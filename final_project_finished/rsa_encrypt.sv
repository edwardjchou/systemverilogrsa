==> flow/design.v <==
module modular(input clk, reset_n, modular_ready,
					input [31:0] numerator, denominator,
					output logic modular_done,
					output logic [31:0] result);
		enum logic [2:0] {	RESET, WAIT, MOD_INIT, MOD_ASSIGN, MOD_DONE
						}
						state, next_state;
		logic [31:0] sub_hold, numerator_hold, denominator_hold;
		always_ff @ (posedge clk, negedge reset_n) begin
			if (reset_n == 1'b0) begin
				state = RESET;
			end 
			else begin
				state = next_state;
			end
		end
		always_comb begin
		next_state = state;
			unique case (state)
				RESET: begin
					next_state = WAIT;
				end
				WAIT: begin
					if (modular_ready == 1'b1)
						next_state = MOD_INIT;
				end
				MOD_INIT: begin
					if(numerator_hold < denominator_hold)
						next_state = MOD_DONE;
					else
						next_state = MOD_ASSIGN;
				end
				MOD_ASSIGN: begin
						next_state = MOD_INIT;
				end
				MOD_DONE: begin
					if(modular_ready == 1'b0)
						next_state = WAIT;
				end
				default: ;
			endcase
		end
		always_ff @(posedge clk) begin
			unique case (state)
				RESET: begin
					result <= 32'd0;
					sub_hold <= 32'd0;
					numerator_hold <= 32'd0;
					denominator_hold <= 32'd0;
					modular_done <= 1'b0;
				end
				WAIT: begin
					numerator_hold <= numerator;
					denominator_hold <= denominator;
				end
				MOD_INIT: begin
					sub_hold = numerator_hold - denominator_hold;
				end
				MOD_ASSIGN: begin
					numerator_hold = sub_hold;
				end
				MOD_DONE: begin
					result = numerator_hold;
					modular_done = 1'b1;
				end
				default: ;
			endcase
		end
endmodule 
module modular_exponentiation(input clk, reset_n, modexp_ready,
										input [31:0] base, power, e, denominator,
										output logic modexp_done,
										output logic [31:0] result);
	logic [31:0] counter;
	logic [31:0] product, modulo_result;
	logic modular_ready, modular_done; 
	logic mult_ready, mult_done;
	logic multiplier_reset;
	logic modulo_reset;
	logic [31:0] C, M, n;
	modular modular0(.clk(clk), .reset_n(modulo_reset), .modular_ready(modular_ready), .numerator(product), .denominator(n), .modular_done(modular_done), .result(modulo_result));
	multiplier_sm mult0(.clk(clk), .reset_n(multiplier_reset), .mult_ready(mult_ready), .in1(C), .in2(M), .mult_done(mult_done), .out(product));
		enum logic [2:0] {	RESET, WAIT, INIT_RESET_0, INIT_RESET_1, MULTIPLY, MODULO, CHECK_COUNTER, MODEXP_DONE
							}
							state, next_state;
		always_ff @ (posedge clk, negedge reset_n) begin
			if (reset_n == 1'b0) begin
				state = RESET;
				counter = 32'd0;
			end 
			else begin
				state = next_state;
				if(state == CHECK_COUNTER)
					counter = counter + 1'b1;
			end
		end
	always_comb begin
		next_state = state;
			unique case (state)
				RESET: begin
					next_state = WAIT;
				end
				WAIT: begin
					if (modexp_ready == 1'b1)
						next_state = INIT_RESET_0;
				end
				INIT_RESET_0:
				begin
					next_state = INIT_RESET_1;
				end
				INIT_RESET_1:
				begin
					next_state = MULTIPLY;
				end
				MULTIPLY: begin
					if(mult_done == 1'b1)
						next_state = MODULO;
				end
				MODULO: begin
					if(modular_done == 1'b1)
						next_state = CHECK_COUNTER;
				end
				CHECK_COUNTER:
				begin
					if(counter < e)
						next_state = INIT_RESET_0;
					else if(counter >= e)
						next_state = MODEXP_DONE;
				end
				MODEXP_DONE: begin
					if(modexp_ready == 1'b0)
						next_state = WAIT;
				end
				default: ;
			endcase
		end
		always_ff @(posedge clk) begin
			unique case (state)
				RESET: begin
					multiplier_reset <= 1'b0;  
					modulo_reset <= 1'b0;
					result <= 32'd0;
					mult_ready <= 1'b0;
					modexp_done <= 1'b0;
					modular_ready <= 1'b0;
					C <= 32'd0;
					M <= 32'd0;
					n <= 32'd0;
				end
				WAIT: begin
					C <= base;
					M <= power;
					n <= denominator;
					multiplier_reset <= 1'b1;  
					modulo_reset <= 1'b1;
				end
				INIT_RESET_0: begin
					multiplier_reset <= 1'b0;  
					modulo_reset <= 1'b0;  
				end
				INIT_RESET_1: begin
					multiplier_reset <= 1'b1;
					modulo_reset <= 1'b1;  
				end
				MULTIPLY: begin
					mult_ready <= 1'b1;
				end
				MODULO: begin
					mult_ready = 1'b0;
					modular_ready = 1'b1;
				end
				CHECK_COUNTER: begin
					modular_ready = 1'b0;
					C = modulo_result;
				end
				MODEXP_DONE: begin
					result = C;
					modexp_done = 1'b1;
				end
				default: ;
			endcase
		end
endmodule 
module multiplier_sm (input clk, reset_n, mult_ready,
							input [31:0] in1,in2,
							output logic mult_done,
						 output logic [31:0] out);
		logic [31:0] counter;
		logic [31:0] temp_sum;
		enum logic [2:0] {	RESET, WAIT, MULTIPLY_LOOP_0, MULTIPLY_LOOP_1, MULTIPLY_DONE
							}
							state, next_state;
		always_ff @ (posedge clk, negedge reset_n) begin
			if (reset_n == 1'b0) begin
				state <= RESET;
				counter <= 32'd0;
			end 
			else begin
				state = next_state;
				if (state == MULTIPLY_LOOP_0)
					counter <= counter + 1'b1;
			end
		end
		always_comb begin
			next_state = state;
			unique case (state)
				RESET: begin
					next_state = WAIT;
				end
				WAIT: begin
					if (mult_ready == 1'b1)
						next_state = MULTIPLY_LOOP_0;
				end
				MULTIPLY_LOOP_0: begin
					if(counter == (in2 + 1'b1))
						next_state = MULTIPLY_DONE;
					else if(counter < (in2 + 1'b1))
						next_state = MULTIPLY_LOOP_1;
				end
				MULTIPLY_LOOP_1: begin
						next_state = MULTIPLY_LOOP_0;
				end
				MULTIPLY_DONE: begin
					if(mult_ready == 1'b0)
						next_state = WAIT;
				end
				default: ;
			endcase
		end
		always_ff @(posedge clk) begin
			unique case (state)
				RESET: begin
					out <= 32'd0;
					temp_sum <= 32'd0;
					mult_done <= 1'b0;
				end
				WAIT: begin
				end
				MULTIPLY_LOOP_0: begin
					temp_sum = out + in1;
				end
				MULTIPLY_LOOP_1: begin
					out = temp_sum;
				end
				MULTIPLY_DONE: begin
					mult_done = 1'b1;
				end
				default: ;
			endcase
		end
endmodule	
module rsa_encrypt(input clk, reset_n, compute,
						input [31:0] M, e, n,
						output logic [31:0] C,
						output logic encrypt_done);
	enum logic [2:0] {	RESET, WAIT, MOD_EXP_LOOP, MODULAR, FINISHED
							}
							state, next_state;
	logic [31:0] Cout, Cin, Cfinal;
	logic modular_ready, modular_done, modexp_done, modexp_ready;
	modular_exponentiation me0(.clk(clk), .reset_n(reset_n), .modexp_ready(modexp_ready), .base(Cin), .e(e), .power(M), .denominator(n), .modexp_done(modexp_done), .result(Cout));
	modular mod0(.clk(clk), .reset_n(reset_n), .modular_ready(modular_ready), .numerator(Cout), .denominator(n), .modular_done(modular_done), .result(Cfinal));
	always_ff @ (posedge clk, negedge reset_n) begin
		if (reset_n == 1'b0) begin
			state <= RESET;
		end 
		else 
		begin
				state <= next_state;
		end
	end
	always_comb begin
		next_state = state;
		unique case (state)
			RESET: begin
				next_state = WAIT;
			end
			WAIT: begin
				if (compute == 1'b1)
					next_state = MOD_EXP_LOOP;
			end
			MOD_EXP_LOOP: begin
				if(modexp_done == 1'b1)
					next_state = MODULAR;
			end
			MODULAR: begin
				if(modular_done == 1'b1)
					next_state = FINISHED;
			end
			FINISHED: begin
				if(compute == 1'b0)
					next_state = WAIT;
				else
					next_state = FINISHED;
			end
			default: ;
		endcase
	end
	always_ff @(posedge clk) begin
		unique case (state)
			RESET: begin
				Cin <= 32'd1;
				C <= 32'd0;
				modexp_ready <= 1'b0;
				modular_ready <= 1'b0;
				encrypt_done <= 1'b0;  
			end
			WAIT: begin
			end
			MOD_EXP_LOOP: begin
				modexp_ready = 1'b1;
			end
			MODULAR: begin
				modexp_ready = 1'b0;
				modular_ready = 1'b1;
			end
			FINISHED: begin
				modular_ready = 1'b0;
				C = Cfinal;
				encrypt_done = 1'b1;
			end
			default: ;
		endcase
	end
endmodule
=== Step by step through the tools: rsa_encrypt ===
Tool output for the design above, in the order of the flow.
Lines are those of the file above, counted from 1.
Cell names lack the library's common part.
The mark n/a stands for no value.

* Top module: rsa_encrypt
* Clock input: clk
* Library: sky130hd
* Corner: tt_025C_1v80

=== After elaboration ===
Counts by Yosys on the flattened word-level netlist (proc, flatten, opt, wreduce; memories kept). Register bits leave out memories and registers merged into their read ports (data or address). Print and check cells are left out.

* Input port bits: 99
* Output and inout port bits: 33
* Register bits: 569
* Word-level cells: 163

* Magnitude comparators: 5
* Eq/ne operators: 33
* Add/sub/neg operators: 6
* Reductions and logical operators: 37
* Muxes and demuxes: 50

{| class="wikitable"
|+ Operators with widths
! kind !! count
|-
| case mux 32 bit (select 2 bit) || 12
|-
| case mux 32 bit (select 3 bit) || 3
|-
| < comparator 32 bit || 4
|-
| adder 32 x 1 -> 32 bit with constant B || 3
|-
| subtractor 32 bit || 2
|-
| 2-to-1 mux 3 bit || 20
|-
| case mux 3 bit (select 5 bit) || 4
|-
| == test 3 x 2 -> 1 bit with constant B || 11
|-
| adder 32 bit || 1
|-
| >= comparator 32 bit || 1
|-
| == test 32 bit || 1
|-
| nonzero test 2 bit || 14
|-
| == test 3 bit with constant B || 9
|-
| case mux 3 bit (select 8 bit) || 1
|-
| case mux 1 bit (select 2 bit) || 10
|-
| == test 3 x 1 -> 1 bit with constant B || 5
|-
| zero test 3 bit || 5
|-
| nonzero test 5 bit || 3
|-
| OR reduction 5 bit || 3
|-
| OR reduction 2 bit || 6
|-
| != test 2 bit with constant B || 4
|-
| != test 2 x 1 -> 1 bit with constant B || 3
|-
| AND reduction 3 bit || 2
|-
| nonzero test 3 bit || 2
|-
| OR reduction 6 bit || 1
|-
| AND reduction 4 bit || 1
|}

=== Depth ===
Depth = most cells in a row (Yosys ltp): at word level without a register or memory, in the mapped netlist without a sequential cell, where the memories' decode and read muxes count.

* Depth in word-level cells: 6
* ABC_AREA: 0
* Mapped depth: 21
* Mapped depth without buffers: 19

=== Netlist ===
The flow's flattened synthesis, as Yosys stat reports it; memories are mapped. The netlist is that of the ABC_AREA named above (0 if unset); the other value can give another one.
Totals and module areas in this step are rounded.

* Area of sequential cells: 16940 um2
* Synthesis area: 28710 um2
* Buffer cells: 81
* Cell count: 2342
* Flip-flops: 579

{| class="wikitable"
|+ Cell types
! type !! count !! total area (um2)
|-
| edfxtp_1 || 490 || 1.47E+04
|-
| dfrtp_1 || 87 || 2.18E+03
|-
| and2_1 || 327 || 2.05E+03
|-
| ha_1 || 162 || 2.03E+03
|-
| xor2_1 || 90 || 788.256
|-
| xnor2_1 || 74 || 648.122
|-
| a22o_1 || 66 || 578.054
|-
| nor2_1 || 148 || 555.533
|-
| inv_1 || 134 || 502.982
|-
| a21oi_1 || 87 || 435.418
|-
| a21o_1 || 54 || 405.389
|-
| nand2_1 || 100 || 375.36
|-
| clkbuf_1 || 70 || 262.752
|-
| o21ai_0 || 52 || 260.25
|-
| nand3_1 || 50 || 250.24
|-
| nand4_1 || 37 || 231.472
|-
| and3_1 || 28 || 175.168
|-
| o21a_1 || 21 || 157.651
|}

Not listed: further types 65, cells in them 265.
The figures by module come from a second, unflattened synthesis with its own total; it is not the netlist above.

* Cells (unflattened synthesis): 2584
* Area (unflattened synthesis): 30260 um2

Rows give one instance, submodules left out.

{| class="wikitable"
|+ Modules
! module !! cells !! seq. area (um2) !! area (um2) !! instances
|-
| modular || 606 || 4000 || 7057 || 2
|-
| modular_exponentiation || 560 || 4966 || 7579 || 1
|-
| multiplier_sm || 721 || 2879 || 7069 || 1
|-
| rsa_encrypt || 91 || 1177 || 1503 || 1
|}

=== Path before layout ===
Path of least setup slack by OpenSTA after synthesis, without wires, with an ideal clock, recovery checks aside; 20% of the period is set as input and as output delay. Where synthesis merged equal registers, the netlist keeps one of their names.

* Kind: flip-flop to flip-flop
* Start: reg me0.state
* End: reg me0.modexp_done
* Time at the first pin: 0.000 ns
* Path buffers: 2
* Library setup time: 0.506 ns
* Driving pins on the path: 4
* Data required time: 4.334 ns
* Period: 4.84 ns
* Slack: 0.392 ns
* Arrival: 3.942 ns
* Delay of the path: 4.448 ns
* Synthesis period reached: 4.448 ns

"delay of the path" is the arrival time less input delay plus setup time.
"driving pins on the path" counts driving pins, that of a launching flip-flop among them; a cell with two outputs on the path counts twice.
"synthesis period reached" = period - worst setup slack (recovery checks aside). The figure is calculated, with input and output delays left at 20% of the set period.
An end named without its bit number is one bit of that signal or, where synthesis recoded a state register, one of its new flip-flops.
The rows between start and end are the longest chain of elaborated cells between them; the timing report does not say that the signal goes this way. Where chains are equally long, one stands for them.
Each line given opens the expression or statement behind the cell; cells for indexed reads and writes are added by Yosys, which also makes memories of some case tables.
Only ways into the end's enable, where the timed path ends, are counted here.

* Cells stage by stage: dfrtp_1 -> clkbuf_1 -> clkbuf_1 -> nor4_1
* Length of the longest elaborated chain: 2
* Elaborated cells between the ends (all ways): 7
* Those cells by class: eq/ne: 6; reduce/logical: 1

{| class="wikitable"
|+ Ends and longest elaborated chain, after synthesis
! what !! RTL line !! source
|-
| from (decl) || 85 || <nowiki>state, next_state;</nowiki>
|-
| from (assign) || 88 || <nowiki>state = RESET;</nowiki>
|-
| from (assign) || 92 || <nowiki>state = next_state;</nowiki>
|-
| == test 3 x 1 -> 1 bit || 138 || <nowiki>unique case (state)</nowiki>
|-
| OR reduction 6 bit || n/a ||
|-
| to (assign) || 144 || <nowiki>modexp_done <= 1'b0;</nowiki>
|-
| to (assign) || 178 || <nowiki>modexp_done = 1'b1;</nowiki>
|-
| to (decl) || 72 || <nowiki>output logic modexp_done,</nowiki>
|}

=== Path in the finished layout ===
Path of least setup slack in the final report of stored run 1 (OpenROAD, finished layout, wires in). Where an end is a register, its clock arrival counts in the times.

* Kind: flip-flop to flip-flop
* Start: reg me0.M[2]
* End: reg me0.mult0.counter[6]
* Time at the first pin: 0.58 ns
* Arrival: 5.30 ns
* Slack: 3.10 ns
* Path buffers: 1
* Driving pins on the path: 20
* Library setup time: 0.12 ns
* Period: 7.93 ns
* Data required time: 8.40 ns

The rows between start and end are the longest chain of elaborated cells between them; the timing report does not say that the signal goes this way. Where chains are equally long, one stands for them.

* Cells stage by stage: edfxtp_1 -> and3_1 -> and2_1 -> and3_1 -> nand2b_1 -> nor2_1 -> nand4_1 -> nor2_1 -> nand2_1 -> xor2_1 -> ha_1 -> and3_1 -> nand3_1 -> nor4_2 -> nand2_1 -> nand2_1 -> and3b_1 -> buf_4 -> or4_1 -> xnor2_1
* Length of the longest elaborated chain: 6
* Elaborated cells between the ends (all ways): 7
* Those cells by class: add/sub: 1; compare: 1; eq/ne: 2; mux: 3

{| class="wikitable"
|+ Ends and longest elaborated chain, after layout
! what !! RTL line !! source
|-
| from (decl) || 80 || <nowiki>logic [31:0] C, M, n;</nowiki>
|-
| from (assign) || 147 || <nowiki>M <= 32'd0;</nowiki>
|-
| from (assign) || 152 || <nowiki>M <= power;</nowiki>
|-
| adder 32 x 1 -> 32 bit || 217 || <nowiki>else if(counter < (in2 + 1'b1))</nowiki>
|-
| < comparator 32 bit || 217 ||
|-
| 2-to-1 mux 3 bit || 217 ||
|-
| 2-to-1 mux 3 bit || 215 || <nowiki>if(counter == (in2 + 1'b1))</nowiki>
|-
| case mux 3 bit (select 5 bit) || 206 || <nowiki>unique case (state)</nowiki>
|-
| == test 3 x 2 -> 1 bit || 200 || <nowiki>if (state == MULTIPLY_LOOP_0)</nowiki>
|-
| to (assign) || 196 || <nowiki>counter <= 32'd0;</nowiki>
|-
| to (assign) || 201 || <nowiki>counter <= counter + 1'b1;</nowiki>
|-
| to (decl) || 188 || <nowiki>logic [31:0] counter;</nowiki>
|}

FLOW RESULTS
============

Measured data: module rsa_encrypt, platform sky130hd, 2 stored runs of the flow under differing settings, order arbitrary. Input and output delays are each 20% of the period that was set; the output load is 0.01 pF.
"period reached" means the clock period less the worst setup slack. The figure is calculated, with input and output delays left at 20% of the set period.
"total power of the final layout" is the tool's figure for a default switching activity; nothing was simulated.
Measured values are rounded.

=== Stored run 1 ===
{| class="wikitable"
! Setting !! Value
|-
| period_ns || 7.93
|-
| CORE_UTILIZATION || 38
|-
| PLACE_DENSITY_LB_ADDON || 0.1
|-
| CORE_ASPECT_RATIO || 0.92
|-
| CELL_PAD_IN_SITES_DETAIL_PLACEMENT || 2
|-
| CTS_CLUSTER_SIZE || 89
|-
| CAP_MARGIN || 20
|-
| CORE_MARGIN || 2
|-
| SLEW_MARGIN || 20
|-
! Result !! Value
|-
| Period reached || 4.831 ns
|-
| Standard-cell area after layout || 33160 um2
|-
| Total power of the final layout || 12.73 mW
|-
| Netlist area reported by Yosys || 28710 um2
|-
| Total die area || 77780 um2
|-
| Total negative slack on setup checks || 0.000 ns
|-
| Worst slack on setup checks || 3.099 ns
|}

=== Stored run 2 ===
{| class="wikitable"
! Setting !! Value
|-
| period_ns || 4.83
|-
| CORE_UTILIZATION || 35
|-
| PLACE_DENSITY_LB_ADDON || 0.13
|-
| CELL_PAD_IN_SITES_DETAIL_PLACEMENT || 0
|-
| GPL_TIMING_DRIVEN || 1
|-
| CAP_MARGIN || 10
|-
| CORE_MARGIN || 2
|-
| SLEW_MARGIN || 20
|-
! Result !! Value
|-
| Netlist area reported by Yosys || 28710 um2
|-
| Period reached || 4.504 ns
|-
| Total power of the final layout || 20.41 mW
|-
| Worst slack on setup checks || 0.326 ns
|-
| Total negative slack on setup checks || 0.000 ns
|-
| Total die area || 84350 um2
|-
| Standard-cell area after layout || 33410 um2
|}
