==> flow/design.v <==
module generate_d(input clk, reset_n, compute,
						input [31:0] e, phi,
						output logic [31:0] d,
						output logic generated_done);
	enum logic [3:0] {	RESET, WAIT, INIT_MODMULT, INIT_DONE, INIT_RESET, INIT_RESET_DONE, MODMULT_LOOP_0, MODMULT_LOOP_1, COMPARE, DECREMENT, FINISHED
							}
							state, next_state;
	logic [31:0] s, s_holder, dholder;
	logic modmult_ready, modmult_done, modmult_reset;
	modular_multiplication mm0(.clk(clk), .reset_n(modmult_reset), .modmult_ready(modmult_ready),
										.base(e), .power(dholder), .denominator(phi),
										.modmult_done(modmult_done),
										.result(s));  
	always_ff @ (posedge clk, negedge reset_n) begin
		if (reset_n == 1'b0) begin
			state = RESET;
		end 
		else begin
			state = next_state;
		end
	end
	always_comb begin
		next_state = state;
		unique case (state)
			RESET: begin
				next_state = WAIT;
			end
			WAIT: begin
				if (compute == 1'b1)
					next_state = INIT_MODMULT;
			end
			INIT_MODMULT: begin
				if(modmult_done == 1'b1)
					next_state = INIT_DONE;
			end
			INIT_DONE: begin
					next_state = INIT_RESET;
			end
			INIT_RESET: begin
				next_state = INIT_RESET_DONE;
			end
			INIT_RESET_DONE: begin
				next_state = MODMULT_LOOP_0;
			end
			MODMULT_LOOP_0: begin
				if(modmult_done == 1'b1)
					next_state = MODMULT_LOOP_1;
			end
			MODMULT_LOOP_1: begin
				next_state = COMPARE;
			end
			COMPARE: begin
				if(s_holder != 32'd1)  
					next_state = INIT_RESET;
				else if(s_holder == 32'd1)
					next_state = DECREMENT;
			end
			DECREMENT: begin
				next_state = FINISHED;
			end
			FINISHED: begin
				if(compute == 1'b0)
					next_state = WAIT;
				else
					next_state = FINISHED;
			end
		endcase
	end
	always_ff @(posedge clk) begin
		unique case (state)
			RESET: begin
				modmult_reset <= 1'b0;  
				modmult_ready <= 1'b0;  
				generated_done <= 1'b0;  
				dholder <= 32'd1;
				d <= 32'd5;
				s_holder <= 32'd0;
			end
			WAIT: begin
				modmult_reset <= 1'b1;
			end
			INIT_MODMULT: begin
				modmult_ready = 1'b1;
			end
			INIT_DONE: begin
				modmult_ready = 1'b0;
				s_holder = s;
			end
			INIT_RESET: begin
				modmult_reset = 1'b0;
			end
			INIT_RESET_DONE: begin
				modmult_reset = 1'b1;
			end
			MODMULT_LOOP_0: begin
				modmult_ready = 1'b1;
			end
			MODMULT_LOOP_1: begin
				modmult_ready <= 1'b0;  
				s_holder <= s;  
				dholder <= dholder + 1'b1;  
			end
			COMPARE: begin
			end
			DECREMENT: begin
				d = dholder - 1'b1;
			end
			FINISHED: begin
				generated_done = 1'b1;
			end
		endcase
	end
endmodule
module modular(input clk, reset_n, modular_ready,
					input [31:0] numerator, denominator,
					output logic modular_done,
					output logic [31:0] result);
		enum logic [2:0] {	RESET, WAIT, MOD_INIT, MOD_ASSIGN, MOD_DONE
						}
						state, next_state;
		logic [31:0] sub_hold, numerator_hold, denominator_hold;
		always_ff @ (posedge clk, negedge reset_n) begin
			if (reset_n == 1'b0) begin
				state = RESET;
			end 
			else begin
				state = next_state;
			end
		end
		always_comb begin
		next_state = state;
			unique case (state)
				RESET: begin
					next_state = WAIT;
				end
				WAIT: begin
					if (modular_ready == 1'b1)
						next_state = MOD_INIT;
				end
				MOD_INIT: begin
					if(numerator_hold < denominator_hold)
						next_state = MOD_DONE;
					else
						next_state = MOD_ASSIGN;
				end
				MOD_ASSIGN: begin
						next_state = MOD_INIT;
				end
				MOD_DONE: begin
					if(modular_ready == 1'b0)
						next_state = WAIT;
				end
				default: ;
			endcase
		end
		always_ff @(posedge clk) begin
			unique case (state)
				RESET: begin
					result <= 32'd0;
					sub_hold <= 32'd0;
					numerator_hold <= 32'd0;
					denominator_hold <= 32'd0;
					modular_done <= 1'b0;
				end
				WAIT: begin
					numerator_hold <= numerator;
					denominator_hold <= denominator;
				end
				MOD_INIT: begin
					sub_hold = numerator_hold - denominator_hold;
				end
				MOD_ASSIGN: begin
					numerator_hold = sub_hold;
				end
				MOD_DONE: begin
					result = numerator_hold;
					modular_done = 1'b1;
				end
				default: ;
			endcase
		end
endmodule 
module modular_multiplication(input clk, reset_n, modmult_ready,
										input [31:0] base, power, denominator,
										output logic modmult_done,
										output logic [31:0] result);
	logic [31:0] product, modulo_result;
	logic modular_ready, modular_done; 
	logic mult_ready, mult_done;
	logic [31:0] d, e, phi;
	modular modular0(.clk(clk), .reset_n(reset_n), .modular_ready(modular_ready), .numerator(product), .denominator(phi), .modular_done(modular_done), .result(modulo_result));
	multiplier_sm mult0(.clk(clk), .reset_n(reset_n), .mult_ready(mult_ready), .in1(d), .in2(e), .mult_done(mult_done), .out(product));
		enum logic [2:0] {	RESET, WAIT, MULTIPLY, MULTIPLY_DONE, MODULO, MODULO_DONE, MODMULT_DONE
							}
							state, next_state;
		always_ff @ (posedge clk, negedge reset_n) begin
			if (reset_n == 1'b0) begin
				state = RESET;
			end 
			else begin
				state = next_state;
			end
		end
	always_comb begin
		next_state = state;
			unique case (state)
				RESET: begin
					next_state = WAIT;
				end
				WAIT: begin
					if (modmult_ready == 1'b1)
						next_state = MULTIPLY;
				end
				MULTIPLY: begin
					if(mult_done == 1'b1)
						next_state = MULTIPLY_DONE;
				end
				MULTIPLY_DONE: begin
					next_state = MODULO;
				end
				MODULO: begin
					if(modular_done == 1'b1)
						next_state = MODULO_DONE;
				end
				MODULO_DONE: begin
					next_state = MODMULT_DONE;
				end
				MODMULT_DONE: begin
					if(modmult_ready == 1'b0)
						next_state = WAIT;
				end
				default: ;
			endcase
		end
		always_ff @(posedge clk) begin
			unique case (state)
				RESET: begin
					result <= 32'd0;
					mult_ready <= 1'b0;
					modular_ready <= 1'b0;
					modmult_done <= 1'b0;
					d <= 32'd0;
					e <= 32'd0;
					phi <= 32'd0;
				end
				WAIT: begin
					d <= base;
					e <= power;
					phi <= denominator;
				end
				MULTIPLY: begin
					mult_ready <= 1'b1;
				end
				MULTIPLY_DONE: begin
					mult_ready = 1'b0;
				end
				MODULO: begin
					modular_ready = 1'b1;
				end
				MODULO_DONE: begin
					modular_ready = 1'b0;
					result = modulo_result;
				end
				MODMULT_DONE: begin
					modmult_done = 1'b1;
				end
				default: ;
			endcase
		end
endmodule 
module multiplier_sm (input clk, reset_n, mult_ready,
							input [31:0] in1,in2,
							output logic mult_done,
						 output logic [31:0] out);
		logic [31:0] counter;
		logic [31:0] temp_sum;
		enum logic [2:0] {	RESET, WAIT, MULTIPLY_LOOP_0, MULTIPLY_LOOP_1, MULTIPLY_DONE
							}
							state, next_state;
		always_ff @ (posedge clk, negedge reset_n) begin
			if (reset_n == 1'b0) begin
				state <= RESET;
				counter <= 32'd0;
			end 
			else begin
				state = next_state;
				if (state == MULTIPLY_LOOP_0)
					counter <= counter + 1'b1;
			end
		end
		always_comb begin
			next_state = state;
			unique case (state)
				RESET: begin
					next_state = WAIT;
				end
				WAIT: begin
					if (mult_ready == 1'b1)
						next_state = MULTIPLY_LOOP_0;
				end
				MULTIPLY_LOOP_0: begin
					if(counter == (in2 + 1'b1))
						next_state = MULTIPLY_DONE;
					else if(counter < (in2 + 1'b1))
						next_state = MULTIPLY_LOOP_1;
				end
				MULTIPLY_LOOP_1: begin
						next_state = MULTIPLY_LOOP_0;
				end
				MULTIPLY_DONE: begin
					if(mult_ready == 1'b0)
						next_state = WAIT;
				end
				default: ;
			endcase
		end
		always_ff @(posedge clk) begin
			unique case (state)
				RESET: begin
					out <= 32'd0;
					temp_sum <= 32'd0;
					mult_done <= 1'b0;
				end
				WAIT: begin
				end
				MULTIPLY_LOOP_0: begin
					temp_sum = out + in1;
				end
				MULTIPLY_LOOP_1: begin
					out = temp_sum;
				end
				MULTIPLY_DONE: begin
					mult_done = 1'b1;
				end
				default: ;
			endcase
		end
endmodule	
Step by step through the tools: generate_d
What the tools print for generate_d, step after step.
Lines are those of the file above, counted from 1.
Operators: Yosys type, input widths -> output width; for muxes data width and select width s.
{ "inputs": {"top": "generate_d", "clk_port": "clk", "library": "sky130hd", "lib_corner": "tt_025C_1v80"} }

After elaboration
Source: Yosys, flattened and elaborated, memories not mapped. Widths are those after wreduce. Registers that Yosys merges into a memory's read port (data or address) are not register bits. Print and check cells do not count.
{ "word_totals": {"word_cells": 148, "reg_bits": 469, "input_bits": 67, "output_inout_bits": 33} }
{ "classes": {"compare": 2, "n_addsub": 6, "n_reduce_logical": 34, "equal": 38, "n_mux": 42} }
{ "ops": {"columns": ["cell", "n"], "rows": [
  ["$pmux 32 s2", 12],
  ["$add 32x1->32 const B", 3],
  ["$pmux 32 s3", 1],
  ["$lt 32x32->1", 2],
  ["$pmux 4 s11", 1],
  ["$mux 3", 11],
  ["$sub 32x1->32 const B", 1],
  ["$eq 32x1->1 const B", 1],
  ["$ne 32x1->1 const B", 1],
  ["$add 32x32->32", 1],
  ["$sub 32x32->32", 1],
  ["$eq 32x32->1", 1],
  ["$pmux 3 s5", 2],
  ["$reduce_bool 2->1", 12],
  ["$mux 4", 6],
  ["$eq 3x2->1 const B", 7],
  ["$pmux 3 s7", 1],
  ["$reduce_or 9->1", 2],
  ["$eq 4x3->1 const B", 4],
  ["$pmux 1 s2", 8],
  ["$eq 3x3->1 const B", 5],
  ["$ne 2x2->1 const B", 6],
  ["$reduce_or 2->1", 6],
  ["$eq 4x4->1 const B", 3],
  ["$eq 3x1->1 const B", 3],
  ["$logic_not 3->1", 3],
  ["$eq 4x2->1 const B", 2],
  ["$reduce_or 8->1", 1]
]} }
Not listed: further kinds 13, cells in them 15.

Longest topological paths
Yosys ltp: most cells in a row. Word level: on the elaborated netlist, between registers, memories and ports. Mapped: between sequential cells and ports; inverters and the memories' decode and read muxes count.
{ "logic_depth": {"ltp_word": 6, "abc_area": 0, "depth_mapped": 18, "mapped_depth_nobuf": 17} }

Netlist
The flow's flattened synthesis, as Yosys stat reports it; memories are mapped. The netlist is that of the ABC_AREA named above (0 if unset); the other value can give another one.
{ "mapped": {"ffs": 482, "area_um2": 23690.2, "seqArea_um2": 14186.1, "cell_count": 1919, "buffers": 82} }
{ "types": {"columns": ["cell_type", "n", "area_total_um2"], "rows": [
  ["sky130_fd_sc_hd__edfxtp_1", 424, 1.27E+04],
  ["sky130_fd_sc_hd__and2_1", 292, 1.83E+03],
  ["sky130_fd_sc_hd__dfrtp_1", 56, 1.4E+03],
  ["sky130_fd_sc_hd__ha_1", 99, 1.24E+03],
  ["sky130_fd_sc_hd__xnor2_1", 78, 683.155],
  ["sky130_fd_sc_hd__xor2_1", 70, 613.088],
  ["sky130_fd_sc_hd__nor2_1", 92, 345.331],
  ["sky130_fd_sc_hd__o21ai_0", 62, 310.298],
  ["sky130_fd_sc_hd__a21oi_1", 61, 305.293],
  ["sky130_fd_sc_hd__a22o_1", 33, 289.027],
  ["sky130_fd_sc_hd__nand2_1", 77, 289.027],
  ["sky130_fd_sc_hd__nand3_1", 57, 285.274],
  ["sky130_fd_sc_hd__clkbuf_1", 72, 270.259],
  ["sky130_fd_sc_hd__nor2b_1", 43, 269.008],
  ["sky130_fd_sc_hd__a21o_1", 33, 247.738],
  ["sky130_fd_sc_hd__inv_1", 65, 243.984],
  ["sky130_fd_sc_hd__and3_1", 31, 193.936],
  ["sky130_fd_sc_hd__nand4_1", 25, 156.4]
]} }
Not listed: further types 57, cells in them 249.
The figures by module come from a second, unflattened synthesis with its own total; it is not the netlist above.
{ "hier_totals": {"cells_unflattened": 2091, "area_unflattened_um2": 24674.9} }
Rows give one instance, submodules left out.
{ "by_module": {"columns": ["mod", "instances", "cells", "mod_area_um2", "seq_area_um2"], "rows": [
  ["multiplier_sm", 1, 730, 7200.7, 2879.0],
  ["modular", 1, 596, 6975.4, 4000.1],
  ["generate_d", 1, 468, 5420.2, 3249.4],
  ["modular_multiplication", 1, 297, 5078.6, 4110.2]
]} }

Path before layout
Source: OpenSTA report_checks on the synthesized netlist (no wires, ideal clock, input and output delay 20% of the period each), path of least setup slack; recovery checks are left aside. Register names are those of the netlist, which keeps one name where synthesis merged equal registers.
{ "synth_timing": {"path_kind": "register to register", "start": "register mm0.e[2]", "end": "register mm0.mult0.counter[23]", "stages": 18, "required_ns": 8.257, "period_ns": 8.38, "n_path_buf": 1, "arrival_time_ns": 3.794, "setup_ns": 0.123, "t_first_pin_ns": 0.000, "delay_ns": 3.917, "slack_ns": 4.463, "synth_period_reached_ns": 3.917} }
"delay_ns" = arrival - input delay + setup time.
"stages": output pins that drive a net of the path, with the launching flip-flop's if there is one; two outputs of one cell count as two.
"synth_period_reached_ns" = period - worst setup slack (recovery checks aside). The figure is calculated, with input and output delays left at 20% of the set period.
Between the ends stands the longest chain of elaborated cells between them, by number of cells; it is not shown to be the way that was timed. Of several equally long chains one is given.
A line is the first line of the expression or statement that the cell stems from. Yosys adds cells for indexed reads and writes and turns some case tables into memories.
{ "synth_via": {"cell_sequence": "sky130_fd_sc_hd__edfxtp_1 sky130_fd_sc_hd__and3_1 sky130_fd_sc_hd__and3_1 sky130_fd_sc_hd__and3_1 sky130_fd_sc_hd__and4_1 sky130_fd_sc_hd__nand3_1 sky130_fd_sc_hd__nor2_1 sky130_fd_sc_hd__nand2_1 sky130_fd_sc_hd__xor2_1 sky130_fd_sc_hd__ha_1 sky130_fd_sc_hd__nand4_1 sky130_fd_sc_hd__nor3_1 sky130_fd_sc_hd__nand4_1 sky130_fd_sc_hd__and2_1 sky130_fd_sc_hd__clkbuf_1 sky130_fd_sc_hd__a2111oi_2 sky130_fd_sc_hd__nand4_1 sky130_fd_sc_hd__xnor2_1", "elab_chain_cells": 6, "cone_cells": 7, "cone_classes": "add/sub: 1; compare: 1; eq/ne: 2; mux: 3"} }
{ "synth_rtl": {"columns": ["element", "line", "source"], "rows": [
  ["from (decl)", 190, "logic [31:0] d, e, phi;"],
  ["from (assign)", 243, "e <= 32'd0;"],
  ["from (assign)", 248, "e <= power;"],
  ["$add 32x1->32", 304, "else if(counter < (in2 + 1'b1))"],
  ["$lt 32x32->1", 304, null],
  ["$mux 3", 304, null],
  ["$mux 3", 302, "if(counter == (in2 + 1'b1))"],
  ["$pmux 3 s5", 293, "unique case (state)"],
  ["$eq 3x2->1", 287, "if (state == MULTIPLY_LOOP_0)"],
  ["to (assign)", 283, "counter <= 32'd0;"],
  ["to (assign)", 288, "counter <= counter + 1'b1;"],
  ["to (decl)", 275, "logic [31:0] counter;"]
]} }

Worst path after layout
Path of least setup slack in the final report of run 1 (OpenROAD, finished layout, wires in). Where an end is a register, its clock arrival counts in the times.
{ "layout_timing": {"path_kind": "register to register", "start": "register mm0.e[3]", "end": "register mm0.mult0.counter[17]", "t_first_pin_ns": 0.60, "setup_ns": 0.11, "stages": 18, "slack_ns": 0.18, "arrival_time_ns": 4.52, "required_ns": 4.70, "n_path_buf": 3, "period_ns": 4.22} }
Between the ends stands the longest chain of elaborated cells between them, by number of cells; it is not shown to be the way that was timed. Of several equally long chains one is given.
{ "layout_via": {"cell_sequence": "sky130_fd_sc_hd__edfxtp_1 sky130_fd_sc_hd__and3_4 sky130_fd_sc_hd__and3_4 sky130_fd_sc_hd__and3_4 sky130_fd_sc_hd__and4_4 sky130_fd_sc_hd__nand3_1 sky130_fd_sc_hd__xor2_1 sky130_fd_sc_hd__ha_1 sky130_fd_sc_hd__nand4_1 sky130_fd_sc_hd__buf_4 sky130_fd_sc_hd__nor4_4 sky130_fd_sc_hd__nand4_1 sky130_fd_sc_hd__and2_4 sky130_fd_sc_hd__buf_8 sky130_fd_sc_hd__a2111oi_4 sky130_fd_sc_hd__buf_6 sky130_fd_sc_hd__nand3_4 sky130_fd_sc_hd__xnor2_2", "elab_chain_cells": 6, "cone_cells": 7, "cone_classes": "add/sub: 1; compare: 1; eq/ne: 2; mux: 3"} }
{ "layout_rtl": {"columns": ["element", "line", "source"], "rows": [
  ["from (decl)", 190, "logic [31:0] d, e, phi;"],
  ["from (assign)", 243, "e <= 32'd0;"],
  ["from (assign)", 248, "e <= power;"],
  ["$add 32x1->32", 304, "else if(counter < (in2 + 1'b1))"],
  ["$lt 32x32->1", 304, null],
  ["$mux 3", 304, null],
  ["$mux 3", 302, "if(counter == (in2 + 1'b1))"],
  ["$pmux 3 s5", 293, "unique case (state)"],
  ["$eq 3x2->1", 287, "if (state == MULTIPLY_LOOP_0)"],
  ["to (assign)", 283, "counter <= 32'd0;"],
  ["to (assign)", 288, "counter <= counter + 1'b1;"],
  ["to (decl)", 275, "logic [31:0] counter;"]
]} }

Subject: generate_d on sky130hd, stored results

Hello all,

2 stored runs of generate_d in the flow (synthesis by Yosys, layout by OpenROAD, sky130hd cells), in arbitrary order. Constraints: input delay and output delay 20% of the set period each, output load 0.01 pF.
"achieved clock period (ns)": clock period set for the run, less the worst setup slack. It is reckoned from that one timing run; input and output delays stay at 20% of the period that was set.
"worst setup path time (ns)" is the time allowed to the run's worst setup path (the clock period less input and output delay, where it has them) less its slack. Clock arrival times count: a late capture clock shortens it, a late launch clock lengthens it.
"finish__power__total" is the tool's figure for a default switching activity; nothing was simulated.

settings of run 1
{
  "period_ns": 4.22,
  "CORE_UTILIZATION": 32,
  "SETUP_SLACK_MARGIN": 0.97,
  "PLACE_DENSITY_LB_ADDON": 0.0,
  "CORE_ASPECT_RATIO": 0.64,
  "CORE_MARGIN": 2,
  "CELL_PAD_IN_SITES_GLOBAL_PLACEMENT": 0,
  "GPL_TIMING_DRIVEN": 0,
  "SLEW_MARGIN": 35,
  "MAX_ROUTING_LAYER": "met5",
  "CAP_MARGIN": 20
}
report of run 1
yosys chip area after synthesis (um^2): 23690.2
finish__design__die__area: 76278.9
finish__design__instance__area__stdcell: 28711.3
finish__design__instance__utilization: 0.3936
finish__timing__setup__ws: 0.181
finish__power__total: 1.993e-02
achieved clock period (ns): 4.039
worst setup path time (ns): 4.04
worst setup path kind: register to register

settings of run 2
{
  "period_ns": 3.28,
  "CORE_UTILIZATION": 51,
  "CORE_MARGIN": 9,
  "CELL_PAD_IN_SITES_GLOBAL_PLACEMENT": 3,
  "CELL_PAD_IN_SITES_DETAIL_PLACEMENT": 1,
  "GPL_TIMING_DRIVEN": 0,
  "CTS_CLUSTER_SIZE": 52,
  "MAX_ROUTING_LAYER": "met4",
  "CAP_MARGIN": 20,
  "SLEW_MARGIN": 20
}
report of run 2
yosys chip area after synthesis (um^2): 23690.2
finish__design__die__area: 54533.9
finish__design__instance__area__stdcell: 28148.2
finish__design__instance__utilization: 0.6163
finish__timing__setup__ws: -0.690
finish__power__total: 2.510e-02
achieved clock period (ns): 3.970
worst setup path time (ns): 3.97
worst setup path kind: register to register

Thanks
